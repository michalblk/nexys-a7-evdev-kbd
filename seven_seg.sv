==> flow/design.v <==
module seven_seg(
  input  logic        clk_100mhz,
  input  logic        nrst,
  output logic        ca,
  output logic        cb,
  output logic        cc,
  output logic        cd,
  output logic        ce,
  output logic        cf,
  output logic        cg,
  output logic        dp,
  output logic [7:0]  an,
  input  logic [31:0] val
);
  localparam ZERO   = 7'b000_0001;
  localparam ONE    = 7'b100_1111;
  localparam TWO    = 7'b001_0010;
  localparam THREE  = 7'b000_0110;
  localparam FOUR   = 7'b100_1100;
  localparam FIVE   = 7'b010_0100;
  localparam SIX    = 7'b010_0000;
  localparam SEVEN  = 7'b000_1111;
  localparam EIGHT  = 7'b000_0000;
  localparam NINE   = 7'b000_0100;
  localparam CHAR_A = 7'b000_1000;
  localparam CHAR_B = 7'b110_0000;
  localparam CHAR_C = 7'b111_0010;
  localparam CHAR_D = 7'b100_0010;
  localparam CHAR_E = 7'b011_0000;
  localparam CHAR_F = 7'b011_1000;
  localparam STEP   = 10000;
  logic [13:0] cnt, cnt_r;
  logic [2:0]  idx, idx_r;
  always_comb begin
    cnt = cnt_r + 1;
    idx = idx_r;
    if (cnt_r == STEP - 1) begin
      cnt = 0;
      idx = idx_r + 1;
    end
  end
  always_ff @(posedge clk_100mhz, negedge nrst)
    if (!nrst) begin
      cnt_r <= 0;
      idx_r <= 0;
    end else begin
      cnt_r <= cnt;
      idx_r <= idx;
    end
  always_comb
    case (idx_r)
      0: an = 8'b1111_1110;
      1: an = 8'b1111_1101;
      2: an = 8'b1111_1011;
      3: an = 8'b1111_0111;
      4: an = 8'b1110_1111;
      5: an = 8'b1101_1111;
      6: an = 8'b1011_1111;
      7: an = 8'b0111_1111;
    endcase
  logic [3:0] digit;
  always_comb
    case (idx_r)
      0: digit = val[3:0];
      1: digit = val[7:4];
      2: digit = val[11:8];
      3: digit = val[15:12];
      4: digit = val[19:16];
      5: digit = val[23:20];
      6: digit = val[27:24];
      7: digit = val[31:28];
    endcase
  always_comb
    case (digit)
      0:  {ca, cb, cc, cd, ce, cf, cg} = ZERO;
      1:  {ca, cb, cc, cd, ce, cf, cg} = ONE;
      2:  {ca, cb, cc, cd, ce, cf, cg} = TWO;
      3:  {ca, cb, cc, cd, ce, cf, cg} = THREE;
      4:  {ca, cb, cc, cd, ce, cf, cg} = FOUR;
      5:  {ca, cb, cc, cd, ce, cf, cg} = FIVE;
      6:  {ca, cb, cc, cd, ce, cf, cg} = SIX;
      7:  {ca, cb, cc, cd, ce, cf, cg} = SEVEN;
      8:  {ca, cb, cc, cd, ce, cf, cg} = EIGHT;
      9:  {ca, cb, cc, cd, ce, cf, cg} = NINE;
      10: {ca, cb, cc, cd, ce, cf, cg} = CHAR_A;
      11: {ca, cb, cc, cd, ce, cf, cg} = CHAR_B;
      12: {ca, cb, cc, cd, ce, cf, cg} = CHAR_C;
      13: {ca, cb, cc, cd, ce, cf, cg} = CHAR_D;
      14: {ca, cb, cc, cd, ce, cf, cg} = CHAR_E;
      15: {ca, cb, cc, cd, ce, cf, cg} = CHAR_F;
    endcase
  assign dp = 1;
endmodule
# [Step by step through the tools: seven_seg]
# The steps from the RTL of seven_seg to its reports follow in flow order.
# Line numbers count from 1 in the design file above.
# Operators: Yosys type, input widths -> output width; for muxes data width and select width s.
# Library cell names are shortened.
# A cell with n/a has no value.
[setup] design="seven_seg" clk_port="clk_100mhz" library="sky130hd" corner="tt_025C_1v80"

# [Word-level counts]
# Yosys after proc, flatten, opt, wreduce and memory -nomap, before mapping. Enables and synchronous resets that opt folds into registers are not counted as muxes. Memory bits, and registers merged into a memory's read port (data or address), are not among the register bits. Print and check cells are not counted. Equal cells are merged and count once.
# Yosys's memory passes give these memory sizes; they may raise the number of words (mostly to a power of two), join words into wider ones and drop unused or constant bits.
[word_totals] ff_bits=17 rom_bits=176 memories=2 input_bits=34 output_inout_bits=16 wordCells=17
[memory_table] memory="(name not given)" words=16 width=7 read_ports=1 wr=0 line=74 rtl="case (digit)"
[memory_table] memory="(name not given)" words=8 width=8 read_ports=1 wr=0 line=51 rtl="case (idx_r)"
[op_classes] n_addsub=2 eq_ne=8 muxes=2 n_reduce_logical=1
[op_table] op="$pmux 4 s8" n=1
[op_table] op="$add 14x1->14 const B" n=1
[op_table] op="$eq 14x14->1 const B" n=1
[op_table] op="$mux 14" n=1
[op_table] op="$eq 3x3->1 const B" n=4
[op_table] op="$eq 3x2->1 const B" n=2
[op_table] op="$add 3x1->3 const B" n=1
[op_table] op="$eq 3x1->1 const B" n=1
[op_table] op="$logic_not 3->1" n=1

# [Depth]
# Depth = most cells in a row (Yosys ltp): at word level without a register or memory, in the mapped netlist without a sequential cell, where the memories' decode and read muxes count.
[logic_depth] ltp_word=2 ABC_AREA=0 mapped_depth=11 ltp_nobuf=11

# [Mapped cells and area]
# Yosys stat after the flow's synthesis: flattened, memories mapped to cells. It holds for the ABC_AREA given above (unset counts as 0); a run with the other value may have another netlist.
# The area totals of this step are shown rounded.
[mapped] stdcells=155 area_mm2=0.0014 sequential_area_mm2=0.00043 flip_flops=17 buffers=5
[by_type] cell="dfrtp_1" n=17 area_total_um2=425.408
[by_type] cell="ha_1" n=14 area_total_um2=175.168
[by_type] cell="nor2_1" n=18 area_total_um2=67.565
[by_type] cell="xor2_1" n=7 area_total_um2=61.309
[by_type] cell="xnor2_1" n=6 area_total_um2=52.55
[by_type] cell="mux2i_1" n=5 area_total_um2=50.048
[by_type] cell="nand3_1" n=10 area_total_um2=50.048
[by_type] cell="inv_1" n=13 area_total_um2=48.797
[by_type] cell="nand2_1" n=9 area_total_um2=33.782
[by_type] cell="a221oi_4" n=1 area_total_um2=26.275
[by_type] cell="mux2_2" n=2 area_total_um2=22.522
[by_type] cell="a31oi_4" n=1 area_total_um2=21.27
[by_type] cell="a222oi_1" n=2 area_total_um2=20.019
[by_type] cell="a22o_2" n=2 area_total_um2=20.019
[by_type] cell="nand4_1" n=3 area_total_um2=18.768
[by_type] cell="a22o_1" n=2 area_total_um2=17.517
[by_type] cell="and2b_2" n=2 area_total_um2=17.517
[by_type] cell="and4_1" n=2 area_total_um2=17.517
# Not listed: further types 31, cells in them 39.

# [Worst setup path after synthesis]
# Path of least setup slack by OpenSTA after synthesis, without wires, with an ideal clock, recovery checks aside; 20% of the period is set as input and as output delay. Where synthesis merged equal registers, the netlist keeps one of their names.
[synth_path] kind="register -> output" from="register idx_r[2]" to="output cb" tclk_ps=5120 t_first_pin_ps=0 arrival_ps=2986 setup_slack_ps=1110 delay_ps=2986 driving_pins=11 path_buffers=1 synth_period_reached_ps=4010
# "delay_ps" is the arrival time less input delay plus setup time.
# At an output port there is no setup time.
# "driving_pins": output pins that drive a net of the path, with the launching flip-flop's if there is one; two outputs of one cell count as two.
# "synth_period_reached_ps" = period - worst setup slack (recovery checks aside). The figure is calculated, with input and output delays left at 20% of the set period.
# Between the ends stands the longest chain of elaborated cells between them, by number of cells; it is not shown to be the way that was timed. Of several equally long chains one is given.
# Each line given opens the expression or statement behind the cell; cells for indexed reads and writes are added by Yosys, which also makes memories of some case tables.
# The chain passes a memory read, where the word-level depth is cut; so it can be longer than that depth.
[synth_between] path_cell_list="dfrtp_1 buf_2 inv_1 ha_1 or4_4 nand2b_4 a31oi_1 inv_1 ha_1 mux2_2 o21ai_0" elab_chain_len=3
[synth_rtl] item="start: declaration" line=33 rtl="logic [2:0]  idx, idx_r;"
[synth_rtl] item="start: assignment" line=45 rtl="idx_r <= 0;"
[synth_rtl] item="start: assignment" line=48 rtl="idx_r <= idx;"
[synth_rtl] item="$eq 3x3->1" line=63 rtl="case (idx_r)"
[synth_rtl] item="$pmux 4 s8" line=63
[synth_rtl] item="$mem_v2 16x7" line=74 rtl="case (digit)"
[synth_rtl] item="end: declaration" line=5 rtl="output logic        cb,"

# [Path in the finished layout]
# From the final timing report of job 2: the path of least setup slack in the routed layout; clock arrival at registers is part of the times.
# The report prints the path's times to 10 ps; the period is as set.
[layout_path] kind="register -> output" from="register idx_r[0]" to="output ca" tclk_ps=2360 t_first_pin_ps=290 arrival_ps=3300 setup_slack_ps=-1420 driving_pins=14 path_buffers=4
# Between the ends stands the longest chain of elaborated cells between them, by number of cells; it is not shown to be the way that was timed. Of several equally long chains one is given.
# The chain passes a memory read, where the word-level depth is cut; so it can be longer than that depth.
[layout_between] path_cell_list="dfrtp_1 ha_4 ha_4 or4_4 buf_6 nor3_4 buf_6 a31oi_4 inv_2 buf_6 ha_1 nor2_1 o32ai_1 buf_2" elab_chain_len=3
[layout_rtl] item="start: declaration" line=33 rtl="logic [2:0]  idx, idx_r;"
[layout_rtl] item="start: assignment" line=45 rtl="idx_r <= 0;"
[layout_rtl] item="start: assignment" line=48 rtl="idx_r <= idx;"
[layout_rtl] item="$eq 3x3->1" line=63 rtl="case (idx_r)"
[layout_rtl] item="$pmux 4 s8" line=63
[layout_rtl] item="$mem_v2 16x7" line=74 rtl="case (digit)"
[layout_rtl] item="end: declaration" line=4 rtl="output logic        ca,"

==> runs of seven_seg <==
Design seven_seg on sky130hd. What follows are 2 stored runs of the flow, each under its own settings; their order means nothing. The constraints put input and output delay at 20% of the set period each and load the outputs with 0.01 pF.
"period_less_ws_ps" means the clock period less the worst setup slack. The figure is calculated, with input and output delays left at 20% of the set period.
"worst_path_allowed_less_slack_ps" is the time allowed to the run's worst setup path (the clock period less input and output delay, where it has them) less its slack. Clock arrival times count: a late capture clock shortens it, a late launch clock lengthens it.
"power_uw": no workload was simulated; the value follows from the tool's default switching activity.
"worst_path_allowed_less_slack_ps" is given in steps of 10 ps.
The measured numbers are rounded.

[flow] job 1: files
==> flow/run.sh <==
#!/bin/bash
# the make line also repeats the synthesis and layout settings of config.mk as NAME=value (left out here)
make -C /OpenROAD-flow-scripts/flow DESIGN_CONFIG=/design/flow/config.mk WORK_HOME=/design/flow/orfs CLKGATE_MAP_FILE= finish
==> flow/config.mk <==
export PLATFORM = sky130hd
export DESIGN_NAME = seven_seg
export DESIGN_NICKNAME = seven_seg
export VERILOG_FILES = /design/flow/design.v
export SDC_FILE = /design/flow/constraint.sdc
export NUM_CORES = 4
export LEC_CHECK = 0
export ABC_AREA = 1
export CAP_MARGIN = 35
export CELL_PAD_IN_SITES_DETAIL_PLACEMENT = 0
export CELL_PAD_IN_SITES_GLOBAL_PLACEMENT = 1
export CORE_MARGIN = 5
export CORE_UTILIZATION = 68
export CTS_CLUSTER_DIAMETER = 257
export PLACE_DENSITY_LB_ADDON = 0.28
export SLEW_MARGIN = 25
==> flow/constraint.sdc <==
create_clock -name core_clock -period 6.01 [get_ports {clk_100mhz}]
set_input_delay 1.2020 -clock core_clock [delete_from_list [all_inputs] [get_ports {clk_100mhz}]]
set_output_delay 1.2020 -clock core_clock [all_outputs]
set_load 0.01 [all_outputs]

[flow] job 1: no final report: placement broke off with FLW-0024

[flow] job 2: files
==> flow/run.sh <==
#!/bin/bash
# the make line also repeats the synthesis and layout settings of config.mk as NAME=value (left out here)
make -C /OpenROAD-flow-scripts/flow DESIGN_CONFIG=/design/flow/config.mk WORK_HOME=/design/flow/orfs CLKGATE_MAP_FILE= finish
==> flow/config.mk <==
export PLATFORM = sky130hd
export DESIGN_NAME = seven_seg
export DESIGN_NICKNAME = seven_seg
export VERILOG_FILES = /design/flow/design.v
export SDC_FILE = /design/flow/constraint.sdc
export NUM_CORES = 4
export LEC_CHECK = 0
export CAP_MARGIN = 30
export CELL_PAD_IN_SITES_GLOBAL_PLACEMENT = 0
export CORE_MARGIN = 3
export CORE_UTILIZATION = 53
export GPL_ROUTABILITY_DRIVEN = 1
export MAX_ROUTING_LAYER = met5
export MIN_ROUTING_LAYER = met1
export PLACE_DENSITY_LB_ADDON = 0.08
export SETUP_SLACK_MARGIN = 0.11
export SLEW_MARGIN = 10
==> flow/constraint.sdc <==
create_clock -name core_clock -period 2.36 [get_ports {clk_100mhz}]
set_input_delay 0.4720 -clock core_clock [delete_from_list [all_inputs] [get_ports {clk_100mhz}]]
set_output_delay 0.4720 -clock core_clock [all_outputs]
set_load 0.01 [all_outputs]

[flow] job 2: metrics
[metrics] total_die_area_mm2 = 0.0034
[metrics] post_route_stdcell_area_mm2 = 0.0024
[metrics] period_less_ws_ps = 3776
[metrics] setupTns_ps = -8100
[metrics] worst_path_allowed_less_slack_ps = 3300
[metrics] critical_path_type = register -> output
[metrics] yosys.chip_area_mm2 = 0.0014
[metrics] timing.setup.ws_ps = -1400
[metrics] ws_hold_ps = 540
[metrics] finish.utilization_frac = 0.97
[metrics] power_uw = 660
